==> flow/design.v <==
`timescale 1ns / 1ps
module sccb (
    input  wire clock,
    input  wire reset,
    input  wire start,
    output reg sccb_clk,
    output reg sccb_dat
);
reg [1:0] state, next;  
reg [8:0] count;        
reg [3:0] reg_cnt;
reg [4:0] bit_cnt; 
reg start_;
wire start_det, start_done, dat_done, stop_done, all_reg;
wire [7:0] address = 8'h42;  
wire [7:0] offset, data;
wire [15:0] addr_dat [55:0];
assign	addr_dat[0]	    =	16'h1280;	 
assign	addr_dat[1]	    =	16'h1280;	 
assign	addr_dat[2]	    =	16'h1204;	 
assign	addr_dat[3]	    =	16'h1180;	 
assign	addr_dat[4]	    =	16'h0C00;	 
assign	addr_dat[5]	    =	16'h3E00;	 
assign	addr_dat[6]	    =	16'h8C00;	 
assign	addr_dat[7]	    =	16'h0400;	 
assign	addr_dat[8]	    =	16'h4010;	 
assign	addr_dat[9]	    =	16'h3a04;	 
assign	addr_dat[10]	=	16'h1438;	 
assign	addr_dat[11]	=	16'h4f40;	 
assign	addr_dat[12]	=	16'h5034;	 
assign	addr_dat[13]	=	16'h510C;	 
assign	addr_dat[14]	=	16'h5217;	 
assign	addr_dat[15]	=	16'h5329;	 
assign	addr_dat[16]	=	16'h5440;	 
assign	addr_dat[17]	=	16'h581e;	 
assign	addr_dat[18]	=	16'h3dc0;	 
assign	addr_dat[19]	=	16'h1180;	 
assign	addr_dat[20]	=	16'h1711;	 
assign	addr_dat[21]	=	16'h1861;	 
assign	addr_dat[22]	=	16'h32A4;	 
assign	addr_dat[23]	=	16'h1903;	 
assign	addr_dat[24]	=	16'h1A7b;	 
assign	addr_dat[25]	=	16'h030a;	 
assign	addr_dat[26]	=	16'h0e61;	 
assign	addr_dat[27]	=	16'h0f4b;	 
assign	addr_dat[28]	=	16'h1602;	 
assign	addr_dat[29]	=	16'h1e37;	 
assign	addr_dat[30]	=	16'h2102;	 
assign	addr_dat[31]	=	16'h2291;	 
assign	addr_dat[32]	=	16'h2907;	 
assign	addr_dat[33]	=	16'h330b;	 
assign	addr_dat[34]	=	16'h350b;	 
assign	addr_dat[35]	=	16'h371d;	 
assign	addr_dat[36]	=	16'h3871;	 
assign	addr_dat[37]	=	16'h392a;	 
assign	addr_dat[38]	=	16'h3c78;	 
assign	addr_dat[39]	=	16'h4d40;	 
assign	addr_dat[40]	=	16'h4e20;	 
assign	addr_dat[41]	=	16'h6900;	 
assign	addr_dat[42]	=	16'h6b4a;	 
assign	addr_dat[43]	=	16'h7410;	 
assign	addr_dat[44]	=	16'h8d4f;	 
assign	addr_dat[45]	=	16'h8e00;	 
assign	addr_dat[46]	=	16'h8f00;	 
assign	addr_dat[47]	=	16'h9000;	 
assign	addr_dat[48]	=	16'h9100;	 
assign	addr_dat[49]	=	16'h9600;	 
assign	addr_dat[50]	=	16'h9a00;	 
assign	addr_dat[51]	=	16'hb084;	 
assign	addr_dat[52]	=	16'hb10c;	 
assign	addr_dat[53]	=	16'hb20e;	 
assign	addr_dat[54]	=	16'hb382;	 
assign	addr_dat[55]	=	16'hb80a;	 
assign {offset, data}   = addr_dat[reg_cnt];
always @ ( posedge clock ) begin
    if ( reset == 1'b1 ) start_ <= 1'b0;
    else                 start_ <= start;
end
assign start_det  = ~start_ & start;
assign start_done = (state == 2'b01) && (  count  == (80 + 80));
assign dat_done   = (state == 2'b10) && (  count  == (150 + 150 + 15 + 15)) && (bit_cnt == 26);
assign stop_done  = (state == 2'b11) && (  count  == (150 + 80 + 150 ));
assign all_reg    = (state == 2'b11) && ( reg_cnt == 56 );
always @ ( posedge clock ) begin
    if ( reset == 1'b1 ) state <= 2'b00;
    else                 state <= next;
end
always @ (*) begin
    case ( state )
        2'b00:  if (start_det)   next = 2'b01; 
                else             next = 2'b00;
        2'b01:   if (start_done)  next = 2'b10; 
                else             next = 2'b01;
        2'b10:   if (dat_done)    next = 2'b11; 
                else             next = 2'b10; 
        2'b11:   if (stop_done) begin
                    if ( ~all_reg ) next = 2'b01; 
                    else            next = 2'b00;
                end
                else                next = 2'b11;                                                
        default:                    next = 2'b00;
    endcase
end
always @ ( posedge clock ) begin
    if (reset == 1'b1) count <= 9'd0;
    else begin
        case ( state )
            2'b01: if (count < (80+80))   
                                        count <= count + 9'd1;
                  else                  count <= 9'd0;
            2'b10: if (count < (150 + 150 + 15 + 15))
                                        count <= count + 9'd1;
                  else                  count <= 9'd0;
            2'b11: if (count < (150 + 80 + 150)) 
                                        count <= count + 9'd1;
                  else                  count <= 9'd0;
             default:                   count <= 9'd0;
        endcase
    end
end
always @ ( posedge clock ) begin
    if ( reset == 1'b1 ) reg_cnt <= 4'd0;
    else begin 
        if (start_det)   reg_cnt <= 4'd0;
        else begin 
            if ((state == 2'b11) && stop_done)
               reg_cnt <= reg_cnt + 4'd1;
            else  
               reg_cnt <= reg_cnt;
        end
    end
end
always @ ( posedge clock ) begin
    if ( reset == 1'b1 ) bit_cnt <= 5'd0;
    else begin
        if ((state == 2'b10) && (count == 150 + 150 + 15 + 15)) begin
            if ( bit_cnt == 26)   bit_cnt <= 5'd0;
            else                        bit_cnt <= bit_cnt + 5'd1;
        end
    end
end
always @ ( posedge clock ) begin
    if ( reset == 1'b1 ) sccb_clk <= 1'b1;
    else begin
        if ( state == 2'b10 || state == 2'b11 ) begin
            if (count < (15 + 150))  sccb_clk <= 1'b0;
            else                                sccb_clk <= 1'b1;
        end
    end
end
always @ ( posedge clock ) begin
    if ( reset == 1'b1 )
        sccb_dat  <= 1'b1; 
    else begin
        if ( state == 2'b10 &&  count == 75 ) begin
            if (bit_cnt < 5'd8 )                               sccb_dat <= address[7-bit_cnt];  
            else begin
                if (bit_cnt > 5'd8 && bit_cnt < 5'd17)         sccb_dat <= offset[16-bit_cnt];  
                else begin
                    if (bit_cnt > 5'd17 && bit_cnt < 5'd26)    sccb_dat <= data[25-bit_cnt];  
                    else if (bit_cnt == 5'd8 || bit_cnt == 5'd17 || bit_cnt == 5'd26) 
                                                               sccb_dat <= 1'b1;  
                end
            end
        end
        else if ( state == 2'b01 ) begin 
                  if ( count < 80 ) sccb_dat <= 1'b1;
                  else                  sccb_dat <= 1'b0;
        end
        else if ( state == 2'b11 ) begin
                  if ( count == 75 )                sccb_dat <= 1'b0;
                  else if ( count > (150 + 80))  sccb_dat <= 1'b1;
        end
    end
end
endmodule
From RTL to reports: sccb --
Tool output for the design above, in the order of the flow. Line numbers count from 1 in the design file above. Library cell names are shortened. Not given: --
Design: design top sccb, clock clock, cell library sky130hd, corner tt_025C_1v80

Word level --
Source: Yosys, flattened and elaborated, memories not mapped. Widths are those after wreduce. Registers that Yosys merges into a memory's read port (data or address) are not register bits. Print and check cells do not count. Equal cells are merged and count once.
Word-level totals: input port bits 3, bits in registers 23, output and inout bits 2, word-level cells 95
Cells by class: eq/ne operators 26, order comparisons 11, shift-type cells 3, bitwise operators 2, reduce/logical cells 18, multiplexer cells 22, add/subtract/negate cells 6
Operators by type and width (number):
- 16-bit parallel mux with 15-bit select | 1
- 4-bit == test with constant B | 8
- 9-bit parallel mux with 3-bit select | 1
- 9-bit two-way mux | 3
- 9-bit by 8-bit less-than comparator with 1-bit output with constant B | 2
- 9-bit less-than comparator with constant B | 2
- 9-bit == test with constant B | 2
- 4-bit by 3-bit == test with 1-bit output with constant B | 4
- 8-bit by 6-bit indexed select with 1-bit output | 2
- 1-bit two-way mux | 13
- 5-bit by 5-bit subtractor with 6-bit output with constant A | 2
- 5-bit less-than comparator with constant B | 2
- 5-bit == test with constant B | 2
- 9-bit by 1-bit adder with 9-bit output with constant B | 1
- 9-bit by 7-bit less-than comparator with 1-bit output with constant B | 1
- 9-bit by 7-bit == test with 1-bit output with constant B | 1
- 9-bit by 8-bit > comparator with 1-bit output with constant B | 1
- 9-bit by 8-bit == test with 1-bit output with constant B | 1
- 1-bit logical AND | 8
- 4-bit by 2-bit == test with 1-bit output with constant B | 2
- 8-bit by 6-bit indexed select with 1-bit output with constant A | 1
- 2-bit parallel mux with 4-bit select | 1
- 3-bit by 5-bit subtractor with 6-bit output with constant A | 1
- 6-bit logical NOT | 1
- 5-bit by 1-bit adder with 5-bit output with constant B | 1
- 5-bit by 1-bit inequality test with 1-bit output with constant B | 1
- 5-bit by 4-bit > comparator with 1-bit output with constant B | 1
- 5-bit by 4-bit less-than comparator with 1-bit output with constant B | 1
Not listed: further kinds 16, cells in them 21.

Logic depth --
Yosys ltp: most cells in a row. Word level: on the elaborated netlist, between registers, memories and ports. Mapped: between sequential cells and ports; inverters and the memories' decode and read muxes count.
Logic depth: word-level depth 8, ABC_AREA 0, depth in mapped cells 10, gate-level depth less buffers 8

Netlist --
The flow's flattened synthesis, as Yosys stat reports it; memories are mapped. The netlist is that of the ABC_AREA named above (0 if unset); the other value can give another one. The area totals of this step are shown rounded.
Synthesis totals: flip-flop cells 25, sequential part of the area 0.0005 mm², cells in the netlist 266, cell area after synthesis 0.002 mm², buffer cells 17
Cell types:
- dfxtp_1 | number 25, total area 500.48 µm²
- ha_1 | number 15, total area 187.68 µm²
- a21oi_1 | number 22, total area 110.106 µm²
- nor2_1 | number 28, total area 105.101 µm²
- o21ai_0 | number 14, total area 70.067 µm²
- nand2_1 | number 18, total area 67.565 µm²
- inv_1 | number 15, total area 56.304 µm²
- nor2b_1 | number 9, total area 56.304 µm²
- xnor2_1 | number 6, total area 52.55 µm²
- nand3_1 | number 10, total area 50.048 µm²
- clkbuf_1 | number 10, total area 37.536 µm²
- nand2b_1 | number 6, total area 37.536 µm²
- and3b_1 | number 4, total area 35.034 µm²
- o22a_1 | number 4, total area 35.034 µm²
- xor2_1 | number 4, total area 35.034 µm²
- or3_1 | number 5, total area 31.28 µm²
- o31ai_1 | number 4, total area 30.029 µm²
- and4_1 | number 3, total area 26.275 µm²
Other cell types: 37; their cells: 64.

Path before layout --
OpenSTA on the mapped netlist: ideal clock, no wires. The path of least setup slack (recovery checks aside). Input and output delay are each 20% of the period. Register names are those of the netlist, which keeps one name where synthesis merged equal registers.
Timing path after synthesis: kind register -> register, start point reg bit_cnt[2], end point reg sccb_dat, path delay 1914 ps, arrival time 1791 ps, library setup time 123 ps, driving pins on the path 11, data required time 1767 ps, time at the first pin 0 ps, path buffers 2, period 1890 ps, setup slack -24 ps, synthesis period reached 1914 ps
"path delay" = arrival - input delay + setup time. "driving pins on the path": output pins that drive a net of the path, with the launching flip-flop's if there is one; two outputs of one cell count as two. "synthesis period reached" is the clock period less the worst setup slack; recovery checks do not enter. This is arithmetic on one report: input and output delays are still those of the set period (20% each). Between the ends stands the longest chain of elaborated cells between them, by number of cells; it is not shown to be the way that was timed. Of several equally long chains one is given. Each line given opens the expression or statement behind the cell; cells for indexed reads and writes are added by Yosys, which also makes memories of some case tables. At most two assigning lines are given for a register; there are more.
Between the ends, after synthesis: cell sequence dfxtp_1 -> buf_2 -> inv_1 -> ha_1 -> and3b_1 -> buf_2 -> a2111oi_2 -> nand2_1 -> and3_1 -> a41oi_1 -> o21ai_1, cells in the longest elaborated chain 8, elaborated cells between the ends (all ways) 25, those cells by class add/sub: 3; compare: 5; eq/ne: 4; shift: 3; mux: 5; reduce/logical: 5
RTL lines, path after synthesis:
- from (decl) | RTL line 12 | reg [4:0] bit_cnt;
- from (assign) | RTL line 134 | if ( reset == 1'b1 ) bit_cnt <= 5'd0;
- from (assign) | RTL line 138 | else                        bit_cnt <= bit_cnt + 5'd1;
- 5-bit by 4-bit == test with 1-bit output | RTL line 161 | else if (bit_cnt == 5'd8 || bit_cnt == 5'd17 || bit_cnt == 5'd26)
- 1-bit logical OR (2 in a row) | RTL line 161
- 1-bit two-way mux | RTL line 161
- 1-bit two-way mux | RTL line 160 | if (bit_cnt > 5'd17 && bit_cnt < 5'd26)    sccb_dat <= data[25-bit_cnt];
- 1-bit two-way mux | RTL line 158 | if (bit_cnt > 5'd8 && bit_cnt < 5'd17)         sccb_dat <= offset[16-bit_cnt];
- 1-bit two-way mux | RTL line 156 | if (bit_cnt < 5'd8 )                               sccb_dat <= address[7-bit_cnt];
- 1-bit two-way mux | RTL line 155 | if ( state == 2'b10 &&  count == 75 ) begin
- to (assign) | RTL line 156
- to (assign) | RTL line 158
- to (decl) | RTL line 7 | output reg sccb_dat

Path in the finished layout --
Path of least setup slack in the final report of job 1 (OpenROAD, finished layout, wires in). Where an end is a register, its clock arrival counts in the times. The report prints the path's times to 10 ps; the period is as set.
Timing path post-layout: kind register -> register, start point reg reg_cnt[0], end point reg sccb_dat, time at the first pin 270 ps, library setup time 60 ps, data required time 2260 ps, path buffers 1, driving pins on the path 9, arrival time 2150 ps, period 2050 ps, setup slack 110 ps
Between the ends stands the longest chain of elaborated cells between them, by number of cells; it is not shown to be the way that was timed. Of several equally long chains one is given. At most two assigning lines are given for a register; there are more.
Between the ends, post-layout: cell sequence dfxtp_1 -> inv_1 -> ha_2 -> buf_4 -> nor2_1 -> o32a_1 -> o311ai_1 -> a211oi_1 -> o21ai_1, cells in the longest elaborated chain 8, elaborated cells between the ends (all ways) 24, source lines of those cells 5, those cells by class eq/ne: 15; shift: 2; mux: 5; reduce/logical: 2
RTL lines, path post-layout:
- from (decl) | RTL line 11 | reg [3:0] reg_cnt;
- from (assign) | RTL line 127 | reg_cnt <= reg_cnt + 4'd1;
- from (assign) | RTL line 129 | reg_cnt <= reg_cnt;
- 4-bit by 1-bit == test with 1-bit output | RTL line 74 | assign {offset, data}   = addr_dat[reg_cnt];
- 2-bit OR reduction
- 16-bit parallel mux with 15-bit select | RTL line 74
- 8-bit by 6-bit indexed select with 1-bit output | RTL line 160 | if (bit_cnt > 5'd17 && bit_cnt < 5'd26)    sccb_dat <= data[25-bit_cnt];
- 1-bit two-way mux | RTL line 160
- 1-bit two-way mux | RTL line 158 | if (bit_cnt > 5'd8 && bit_cnt < 5'd17)         sccb_dat <= offset[16-bit_cnt];
- 1-bit two-way mux | RTL line 156 | if (bit_cnt < 5'd8 )                               sccb_dat <= address[7-bit_cnt];
- 1-bit two-way mux | RTL line 155 | if ( state == 2'b10 &&  count == 75 ) begin
- to (assign) | RTL line 156
- to (assign) | RTL line 158
- to (decl) | RTL line 7 | output reg sccb_dat

Appendix: measured runs

Record of 2 stored runs of the RTL-to-layout flow on sccb, platform sky130hd. The runs are unordered. Constraints: input delay and output delay 20% of the set period each, output load 0.01 pF.
"period achieved" means the clock period less the worst setup slack. The figure is calculated, with input and output delays left at 20% of the set period.
"worst setup path time" means the part of the period allowed to the worst setup path (the constraints hold back 20% at inputs and 20% at outputs) less its slack; where the path has registers, the arrival times of their clocks count too.
"total power of the final layout" rests on the timing tool's default activity at the inputs, not on a simulated workload.
"worst setup path time" is known to 10 ps.
Measured values are rounded.

[job 1] flow files
==> flow/run.sh <==
#!/bin/bash
# the make line also repeats the synthesis and layout settings of config.mk as NAME=value (left out here)
make -C /OpenROAD-flow-scripts/flow DESIGN_CONFIG=/design/flow/config.mk WORK_HOME=/design/flow/orfs CLKGATE_MAP_FILE= finish
==> flow/config.mk <==
export PLATFORM = sky130hd
export DESIGN_NAME = sccb
export DESIGN_NICKNAME = sccb
export VERILOG_FILES = /design/flow/design.v
export SDC_FILE = /design/flow/constraint.sdc
export NUM_CORES = 4
export LEC_CHECK = 0
export CAP_MARGIN = 20
export CORE_ASPECT_RATIO = 0.55
export CORE_MARGIN = 2
export CORE_UTILIZATION = 61
export CTS_CLUSTER_DIAMETER = 44
export GPL_ROUTABILITY_DRIVEN = 1
export GPL_TIMING_DRIVEN = 1
export MIN_ROUTING_LAYER = met1
export SLEW_MARGIN = 5
==> flow/constraint.sdc <==
create_clock -name core_clock -period 2.05 [get_ports {clock}]
set_input_delay 0.4100 -clock core_clock [delete_from_list [all_inputs] [get_ports {clock}]]
set_output_delay 0.4100 -clock core_clock [all_outputs]
set_load 0.01 [all_outputs]

[job 1] result: worst setup path time 1,940 ps; class of the worst setup path register -> register; period achieved 1,940 ps; std-cell area (final layout) 0.0023 mm²; post-layout utilization 72%; setup slack of the worst path 110 ps; Yosys chip area after synthesis 0.002 mm²; sum of negative setup slack 0 ps; area of the die 0.0038 mm²; total power of the final layout 850 uW; smallest hold slack 470 ps

[job 2] flow files
==> flow/run.sh <==
#!/bin/bash
# the make line also repeats the synthesis and layout settings of config.mk as NAME=value (left out here)
make -C /OpenROAD-flow-scripts/flow DESIGN_CONFIG=/design/flow/config.mk WORK_HOME=/design/flow/orfs CLKGATE_MAP_FILE= finish
==> flow/config.mk <==
export PLATFORM = sky130hd
export DESIGN_NAME = sccb
export DESIGN_NICKNAME = sccb
export VERILOG_FILES = /design/flow/design.v
export SDC_FILE = /design/flow/constraint.sdc
export NUM_CORES = 4
export LEC_CHECK = 0
export CAP_MARGIN = 20
export CORE_ASPECT_RATIO = 0.81
export CORE_MARGIN = 2
export CORE_UTILIZATION = 44
export CTS_CLUSTER_SIZE = 67
export MAX_ROUTING_LAYER = met4
export PLACE_DENSITY_LB_ADDON = 0.02
export SETUP_SLACK_MARGIN = -0.02
export SLEW_MARGIN = 20
==> flow/constraint.sdc <==
create_clock -name core_clock -period 2.71 [get_ports {clock}]
set_input_delay 0.5420 -clock core_clock [delete_from_list [all_inputs] [get_ports {clock}]]
set_output_delay 0.5420 -clock core_clock [all_outputs]
set_load 0.01 [all_outputs]

[job 2] result: worst setup path time 2,060 ps; class of the worst setup path register -> register; period achieved 2,058 ps; std-cell area (final layout) 0.0022 mm²; post-layout utilization 48%; setup slack of the worst path 650 ps; Yosys chip area after synthesis 0.002 mm²; sum of negative setup slack 0 ps; area of the die 0.0052 mm²; total power of the final layout 650 uW; smallest hold slack 470 ps
